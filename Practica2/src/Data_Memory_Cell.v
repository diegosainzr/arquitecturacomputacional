==> flow/design.v <==
module Data_Memory_Cell(
	input clk_i,
	input enable_i,
	input [1:0] type_i,
	input [1:0] addr_i,
	input [31:0] input_i,
	output reg [31:0] output_o
);
	always@(posedge clk_i)begin
		if (enable_i) begin
			if(type_i==2) begin
				if(addr_i==0)
					output_o <= input_i;
			end
			else if(type_i==1) begin
				if(addr_i==0)
					output_o[15:0] <= input_i[15:0];
				else if(addr_i==2)
					output_o[31:16] <= input_i[15:0];
			end
			else begin
				if(addr_i==0)
					output_o[7:0] <= input_i[7:0];
				else if(addr_i==1)
					output_o[15:8] <= input_i[7:0];
				else if(addr_i==2)
					output_o[23:16] <= input_i[7:0];
				else if(addr_i==3)
					output_o[31:24] <= input_i[7:0];
			end
		end
	end
endmodule
==> From RTL to reports: Data_Memory_Cell <==
What the tools print for Data_Memory_Cell, step after step.
Lines are those of the file above, counted from 1.
Cell names lack the library's common part.
{ "inputs": {"top": "Data_Memory_Cell", "clock": "clk_i", "library": "sky130hd", "lib_corner": "tt_025C_1v80"} }

==> Word-level counts <==
Counts by Yosys on the flattened word-level netlist (proc, flatten, opt, wreduce; memories kept). Register bits leave out memories and registers merged into their read ports (data or address). Print and check cells are left out. Cells with the same type and inputs are merged into one.
{ "bits": {"mem_bits_ro": 0, "input_bits": 38, "mem_bits_rw": 0, "latchBits": 0, "register_bits": 32, "memories": 0, "out_inout_bits": 32, "clocked_rd_ports_x_width": 0, "wordCells": 43} }
{ "op_classes": {"n_mux": 21, "reduce_and_logical": 7, "n_mul": 0, "addsub": 0, "n_logic": 0, "shift": 0, "n_cmp": 0, "div": 0, "equal": 11} }
{ "op_table": {"columns": ["cell", "n"], "rows": [
  ["2-to-1 mux 8 bit", 21],
  ["!= test 3 bit (second input constant)", 3],
  ["AND reduction 7 bit", 1],
  ["equality test 2 bit (second input constant)", 3],
  ["nonzero test 3 bit", 2],
  ["equality test 2 x 1 -> 1 bit (second input constant)", 2],
  ["AND reduction 4 bit", 1],
  ["!= test 3 x 2 -> 1 bit (second input constant)", 1],
  ["AND reduction 3 bit", 1],
  ["!= test 2 x 1 -> 1 bit (second input constant)", 1],
  ["!= test 2 bit (second input constant)", 1],
  ["zero test 2 bit", 1],
  ["AND reduction 2 bit", 1]
]} }

==> Logic depth <==
Yosys ltp: most cells in a row. Word level: on the elaborated netlist, between registers, memories and ports. Mapped: between sequential cells and ports; inverters and the memories' decode and read muxes count.
{ "depth": {"depth_word": 7, "abc_area": 0, "mapped_depth": 8, "ltp_nobuf": 5} }

==> After synthesis <==
Source: synth_stat.txt of the flow (Yosys; design flattened, memories mapped). It holds for the ABC_AREA given above (unset counts as 0); a run with the other value may have another netlist.
The area totals of this step are shown rounded.
{ "by_type": {"columns": ["type", "n"], "rows": [
  ["edfxtp_1", 32],
  ["mux2i_1", 17],
  ["mux2_2", 8],
  ["a21oi_2", 8],
  ["ha_1", 4],
  ["o21ai_0", 9],
  ["buf_6", 3],
  ["nand2_1", 8],
  ["nor2_1", 7],
  ["nand4b_1", 2],
  ["buf_2", 3],
  ["buf_8", 1],
  ["inv_1", 4],
  ["and2_1", 2],
  ["nor2_2", 2],
  ["nor2_4", 1],
  ["nand3b_1", 1],
  ["and3_1", 1]
]} }
Not listed: further types 5, cells in them 5.
{ "mapped": {"mapped_area_um2": 1620, "cells": 118, "ffs": 32, "seq_area_um2": 961} }

==> Path before layout <==
Path of least setup slack by OpenSTA after synthesis, without wires, with an ideal clock, recovery checks aside; 20% of the period is set as input and as output delay. Where synthesis merged equal registers, the netlist keeps one of their names.
{ "synth_path": {"kind": "in2reg", "from": "input port type_i[1]", "to": "register output_o[11]", "t_required_ns": 2.322, "path_stages": 8, "path_delay_ns": 1.201, "t_first_pin_ns": 0.516, "in_delay_ns": 0.516, "path_slack_ns": 0.863, "tclk_ns": 2.58, "path_buffers": 3, "t_arrival_ns": 1.459, "period_less_setup_slack_ns": 1.717} }
"path_delay_ns" is the arrival time less input delay plus setup time.
"path_stages" counts driving pins, that of a launching flip-flop among them; a cell with two outputs on the path counts twice.
"period_less_setup_slack_ns" is the clock period less the worst setup slack; recovery checks do not enter. This is arithmetic on one report: input and output delays are still those of the set period (20% each).
Between the ends stands the longest chain of elaborated cells between them, by number of cells; it is not shown to be the way that was timed. Of several equally long chains one is given.
Each line given opens the expression or statement behind the cell; cells for indexed reads and writes are added by Yosys, which also makes memories of some case tables.
A register here has more assigning lines than the two given.
The path ends at the data pin of a flip-flop with enable; ways to the enable are not counted.
{ "synth_via": {"cell_sequence": "inv_1 -> ha_1 -> buf_6 -> or2_1 -> buf_6 -> buf_8 -> nor2_2 -> a21oi_2", "elab_chain_len": 3, "cone_cells": 4, "classes_between": "2 x eq/ne; 2 x mux"} }
{ "synth_lines": {"columns": ["item", "line_no", "rtl"], "rows": [
  ["start, declared", 4, "input [1:0] type_i,"],
  ["equality test 2 x 1 -> 1 bit", 15, "else if(type_i==1) begin"],
  ["2-to-1 mux 8 bit", 15, null],
  ["2-to-1 mux 8 bit", 11, "if(type_i==2) begin"],
  ["end, assigned", 13, "output_o <= input_i;"],
  ["end, assigned", 17, "output_o[15:0] <= input_i[15:0];"],
  ["end, declared", 7, "output reg [31:0] output_o"]
]} }

==> Worst path after layout <==
From the final timing report of record 2: the path of least setup slack in the routed layout; clock arrival at registers is part of the times.
{ "layout_path": {"kind": "in2reg", "from": "input port enable_i", "to": "register output_o[28]", "path_buffers": 1, "t_arrival_ns": 1.28, "path_slack_ns": 0.27, "in_delay_ns": 0.31, "t_required_ns": 1.55, "path_stages": 3, "tclk_ns": 1.56, "t_first_pin_ns": 0.31} }
Between the ends stands the longest chain of elaborated cells between them, by number of cells; it is not shown to be the way that was timed. Of several equally long chains one is given.
A register here has more assigning lines than the two given.
{ "layout_via": {"cell_sequence": "clkdlybuf4s50_1 -> nand4b_1 -> nand3_4", "elab_chain_len": 1, "cone_cells": 1, "classes_between": "1 x reduce/logical"} }
{ "layout_lines": {"columns": ["item", "line_no", "rtl"], "rows": [
  ["start, declared", 3, "input enable_i,"],
  ["AND reduction 7 bit", null, null],
  ["end, assigned", 13, "output_o <= input_i;"],
  ["end, assigned", 19, "output_o[31:16] <= input_i[15:0];"],
  ["end, declared", 7, "output reg [31:0] output_o"]
]} }

Hand-over note for Data_Memory_Cell

Module Data_Memory_Cell, platform sky130hd: 2 stored runs of the flow (Yosys, OpenROAD) with differing settings, in no particular order. Input and output delays are each 20% of the period that was set; the output load is 0.01 pF.
"worst_path_time_ns" means the part of the period allowed to the worst setup path (the constraints hold back 20% at inputs and 20% at outputs) less its slack; where the path has registers, the arrival times of their clocks count too.
By "final_power_uw" is meant OpenSTA's value without simulated activity: inputs other than the clock are taken to toggle once in ten clock periods, and the tool carries that through the logic.
The results are shown rounded.
[
  {
    "run": "record 1",
    "settings": { "period_ns": 2.7, "CORE_UTILIZATION": 66, "SETUP_SLACK_MARGIN": 0.63, "PLACE_DENSITY_LB_ADDON": 0.29, "CORE_ASPECT_RATIO": 0.96, "CELL_PAD_IN_SITES_DETAIL_PLACEMENT": 2, "ABC_AREA": 0, "CTS_CLUSTER_SIZE": 72, "CAP_MARGIN": 40, "SLEW_MARGIN": 35, "MIN_ROUTING_LAYER": "met1", "CORE_MARGIN": 2 },
    "outcome": "no final report: placement broke off with FLW-0024"
  },
  {
    "run": "record 2",
    "settings": { "period_ns": 1.56, "SETUP_SLACK_MARGIN": 0.24, "CAP_MARGIN": 20, "CORE_MARGIN": 2, "CORE_UTILIZATION": 40, "SLEW_MARGIN": 20 },
    "results": { "design_die_area_um2": 4570, "stdcell_area_um2": 2630, "synth_chip_area_um2": 1620, "final_power_uw": 2300, "worstSetupSlack_ns": 0.265, "worst_path_time_ns": 0.98, "critical_path_type": "in2reg", "holdWs_ns": 0.667 }
  }
]

End of note.
